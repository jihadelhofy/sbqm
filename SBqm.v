==> flow/design.v <==
module PcountCounter (input clck,rst,FE_photocell , BE_photocell ,output reg [2:0] Pcount);
  reg Bstate, Fstate;  
  parameter ON = 1, CUT = 0; 
  always @(posedge clck) begin 
    if (rst) begin
      Pcount <= 0;
      Bstate <= ON;
      Fstate <= ON;
    end 
    else
      case (Bstate)
        ON :  if (BE_photocell == 0) begin
                Bstate <= CUT;
              end 
        CUT:  if (BE_photocell == 1) begin
                Pcount <= Pcount +1;
                Bstate   <= ON;
              end 
      endcase 
      case (Fstate)
        ON :  if (FE_photocell == 0) begin
                Fstate <= CUT;
              end 
        CUT:  if (FE_photocell == 1) begin
                Pcount <= Pcount -1;
                Fstate   <= ON;
              end 
      endcase 
  end 
endmodule
module SBqM (FE_photocell , BE_photocell ,clck ,rst, T_Count, full_flag, empt_flag, Pcount, Wtime);
  input               FE_photocell , BE_photocell ,clck ,rst;
  input       [1:0]   T_Count;
  output reg          full_flag,empt_flag;
  output      [2:0]   Pcount;
  output      [4:0]   Wtime;
  reg [4:0] Address;   
  PcountCounter PcountCounter1 (clck, rst, FE_photocell, BE_photocell, Pcount);   
  WtimeLUT WtimeLUT1 (Address, Wtime);
  always @* begin
    Address = {T_Count, Pcount};  
    case (Pcount)
      3'b000:   begin empt_flag = 1; full_flag = 0; end
      3'b111:   begin empt_flag = 0; full_flag = 1; end
      default:  begin empt_flag = 0; full_flag = 0; end
    endcase
  end 
endmodule
module WtimeLUT (input [4:0] Address, output reg [4:0] Wtime);
  always @(*) begin
    case (Address) 
      5'b01_001 : Wtime = 3;
      5'b01_010 : Wtime = 6;
      5'b01_011 : Wtime = 9;
      5'b01_100 : Wtime = 12;
      5'b01_101 : Wtime = 15;
      5'b01_110 : Wtime = 18;
      5'b01_111 : Wtime = 21;
      5'b10_001 : Wtime = 3;
      5'b10_010 : Wtime = 4;
      5'b10_011 : Wtime = 6;
      5'b10_100 : Wtime = 7;
      5'b10_101 : Wtime = 9;
      5'b10_110 : Wtime = 10;
      5'b10_111 : Wtime = 12;
      5'b11_001 : Wtime = 3;
      5'b11_010 : Wtime = 4;
      5'b11_011 : Wtime = 5;
      5'b11_100 : Wtime = 6;
      5'b11_101 : Wtime = 7;
      5'b11_110 : Wtime = 8;
      5'b11_111 : Wtime = 9;
      default   : Wtime = 0;
    endcase
  end 
endmodule 
* Tool chain data of SBqM
The steps from the RTL of SBqM to its reports follow in flow order. Line numbers count from 1 in the design file above. Operators carry their Yosys type and port widths (W data, S select, Z words). Library cell names are shortened. A cell with -- has no value.
Inputs: top module SBqM, clock clck, standard-cell library sky130hd, corner tt_025C_1v80

* Elaborated design
Counts by Yosys on the flattened word-level netlist (proc, flatten, opt, wreduce; memories kept). Register bits leave out memories and registers merged into their read ports (data or address); mux counts leave out enables and synchronous resets folded into registers. Print and check cells are left out. Cells with the same type and inputs are merged into one. Memory sizes are those after Yosys's memory passes, which may raise the word count (mostly to a power of two), join words into wider ones and drop unused or constant bits.
Operators by class: add/sub/neg operators 2, equality and inequality tests 1, mux-type cells 12, bitwise logic cells 1, reductions and logical operators 1
Operators with widths (number):
- $mux W3 | 5
- $mux W1 | 6
- $add A3 B1 Y3 const B | 1
- $sub A3 B1 Y3 const B | 1
- $eq A3 B3 Y1 const B | 1
- $logic_not A3 Y1 | 1
- $pmux W1 S2 | 1
- $not A1 Y1 | 1
Storage and ports: register bits 5, ROM bits 160, memory cells 1, bits of input ports 6, output and inout port bits 10, elaborated cells 21
Memories:
- (name not given) | depth 32, width 5, rd ports 1, wr ports 0, RTL line 51 | case (Address)

* Longest topological paths
Depth = most cells in a row (Yosys ltp): at word level without a register or memory, in the mapped netlist without a sequential cell, where the memories' decode and read muxes count.
Depth: depth in word-level cells 6, ABC_AREA 0, gate-level depth with buffers 7, depth with buffers taken out 7

* Netlist
Yosys stat after the flow's synthesis: flattened, memories mapped to cells. It holds for the ABC_AREA given above (unset counts as 0); a run with the other value may have another netlist.
Synthesis totals: cell count 58, mapped area 501.7 um^2, area of sequential cells 100.1 um^2, flip-flops 5, buffers 2
Cells by type:
- ha_1 | number 9, total area 112.608 um^2
- dfxtp_1 | number 5, total area 100.096 um^2
- o21ai_1 | number 5, total area 25.024 um^2
- and2b_1 | number 3, total area 22.522 um^2
- buf_6 | number 2, total area 22.522 um^2
- mux2i_1 | number 2, total area 20.019 um^2
- nand2_1 | number 5, total area 18.768 um^2
- nor2b_1 | number 3, total area 18.768 um^2
- o41ai_2 | number 1, total area 16.266 um^2
- inv_1 | number 4, total area 15.014 um^2
- a31oi_1 | number 2, total area 12.512 um^2
- nand2b_1 | number 2, total area 12.512 um^2
- nor3b_2 | number 1, total area 12.512 um^2
- o22ai_1 | number 2, total area 12.512 um^2
- mux2_1 | number 1, total area 11.261 um^2
- nor2_1 | number 3, total area 11.261 um^2
- a211o_1 | number 1, total area 8.758 um^2
- xor2_1 | number 1, total area 8.758 um^2
Not listed: further types 6, cells in them 6. The figures by module come from a second, unflattened synthesis with its own total; it is not the netlist above.
Second synthesis, totals: cells (unflattened synthesis) 60, area (unflattened synthesis) 504.2 um^2
Rows give one instance, submodules left out.
Modules:
- WtimeLUT | times used 1, cells 34, area 249.0 um^2, seq. area 0.0 um^2
- PcountCounter | times used 1, cells 24, area 239.0 um^2, seq. area 100.1 um^2
- SBqM | times used 1, cells 2, area 16.3 um^2, seq. area 0.0 um^2

* Timing after synthesis
Path of least setup slack by OpenSTA after synthesis, without wires, with an ideal clock, recovery checks aside; 20% of the period is set as input and as output delay. Where synthesis merged equal registers, the netlist keeps one of their names.
Timing post-synthesis: path kind register to output, start register PcountCounter1.Pcount[0], end output port Wtime[2], clock period 2.25 ns, external output delay 0.450 ns, time at the first pin 0.000 ns, arrival 1.490 ns, required time 1.800 ns, path slack 0.310 ns, delay of the path 1.490 ns, stages 5, buffers on the path 0, synthesis period reached 1.94 ns
"delay of the path" = arrival - input delay + setup time. A path that ends at an output port has no setup time. "stages": output pins that drive a net of the path, with the launching flip-flop's if there is one; two outputs of one cell count as two. "synthesis period reached" is the clock period less the worst setup slack; recovery checks do not enter. This is arithmetic on one report: input and output delays are still those of the set period (20% each). Between the ends stands the longest chain of elaborated cells between them, by number of cells; it is not shown to be the way that was timed. Of several equally long chains one is given. Each line given opens the expression or statement behind the cell; cells for indexed reads and writes are added by Yosys, which also makes memories of some case tables. A memory read counts as a cell of the chain, while the word-level depth stops at memories. At most two assigning lines are given for a register; there are more.
On the way, post-synthesis: cell sequence dfxtp_1 inv_1 ha_1 a211o_1 a31oi_1, length of the longest elaborated chain 1, elaborated cells on any way between the ends 1, source lines of those cells 1, those cells by class memory: 1
RTL lines, path post-synthesis:
- start: declaration | RTL line 1 | module PcountCounter (input clck,rst,FE_photocell , BE_photocell ,output reg [2:0] Pcount);
- start: assignment | RTL line 16 | Pcount <= Pcount +1;
- start: assignment | RTL line 25 | Pcount <= Pcount -1;
- $mem_v2 Z32 W5 | RTL line 51 | case (Address)
- end: declaration | RTL line 36 | output      [4:0]   Wtime;

* Worst path after layout
From the final timing report of flow run 1: the path of least setup slack in the routed layout; clock arrival at registers is part of the times.
Timing post-layout: path kind register to output, start register PcountCounter1.Pcount[0], end output port Wtime[3], clock period 1.29 ns, external output delay 0.26 ns, time at the first pin 0.23 ns, arrival 1.48 ns, required time 1.03 ns, path slack -0.44 ns, stages 9, buffers on the path 1
Between the ends stands the longest chain of elaborated cells between them, by number of cells; it is not shown to be the way that was timed. Of several equally long chains one is given. A memory read counts as a cell of the chain, while the word-level depth stops at memories. At most two assigning lines are given for a register; there are more.
On the way, post-layout: cell sequence dfxtp_4 inv_6 ha_4 inv_2 ha_4 mux2_4 nand2_2 o21ai_2 buf_2, length of the longest elaborated chain 1, elaborated cells on any way between the ends 1, source lines of those cells 1, those cells by class memory: 1
RTL lines, path post-layout:
- start: declaration | RTL line 1 | module PcountCounter (input clck,rst,FE_photocell , BE_photocell ,output reg [2:0] Pcount);
- start: assignment | RTL line 16 | Pcount <= Pcount +1;
- start: assignment | RTL line 25 | Pcount <= Pcount -1;
- $mem_v2 Z32 W5 | RTL line 51 | case (Address)
- end: declaration | RTL line 36 | output      [4:0]   Wtime;

Hand-over note for SBqM

Measured data: module SBqM, platform sky130hd, 2 stored runs of the flow under differing settings, order arbitrary. Input and output delays are each 20% of the period that was set; the output load is 0.01 pF.
"period reached" is the run's clock period less its worst setup slack. It is reckoned from that one timing run; input and output delays stay at 20% of the period that was set.
"worst path time": the worst setup path's part of the clock period (all of it between registers, 20% less for each end at a port) less its slack. A launch clock that arrives late makes it longer, a capture clock that arrives late makes it shorter.
By "overall power" is meant OpenSTA's value without simulated activity: inputs other than the clock are taken to toggle once in ten clock periods, and the tool carries that through the logic.

* Flow run 1 | settings: period_ns 1.29; CAP_MARGIN 20; CORE_MARGIN 2; CORE_UTILIZATION 40; SLEW_MARGIN 20 | results: worst path time 1.48 ns; type of the worst setup path register to output; worst setup slack after layout -0.443 ns; final design utilization 75.7 %; mapped cell area after synthesis 501.7 um^2; period reached 1.733 ns; die footprint 1553.5 um^2; standard-cell area after layout 863.3 um^2; overall power 0.000886 W
* Flow run 2 | settings: period_ns 1.45; CORE_UTILIZATION 24; SETUP_SLACK_MARGIN 0.32; PLACE_DENSITY_LB_ADDON 0.1; CTS_CLUSTER_SIZE 23; CTS_CLUSTER_DIAMETER 156; CAP_MARGIN 10; SLEW_MARGIN 0; CORE_MARGIN 2 | results: worst path time 1.48 ns; type of the worst setup path register to output; worst setup slack after layout -0.316 ns; final design utilization 52.4 %; mapped cell area after synthesis 501.7 um^2; period reached 1.766 ns; die footprint 2472.1 um^2; standard-cell area after layout 1027.2 um^2; overall power 0.0009292 W

End of note.
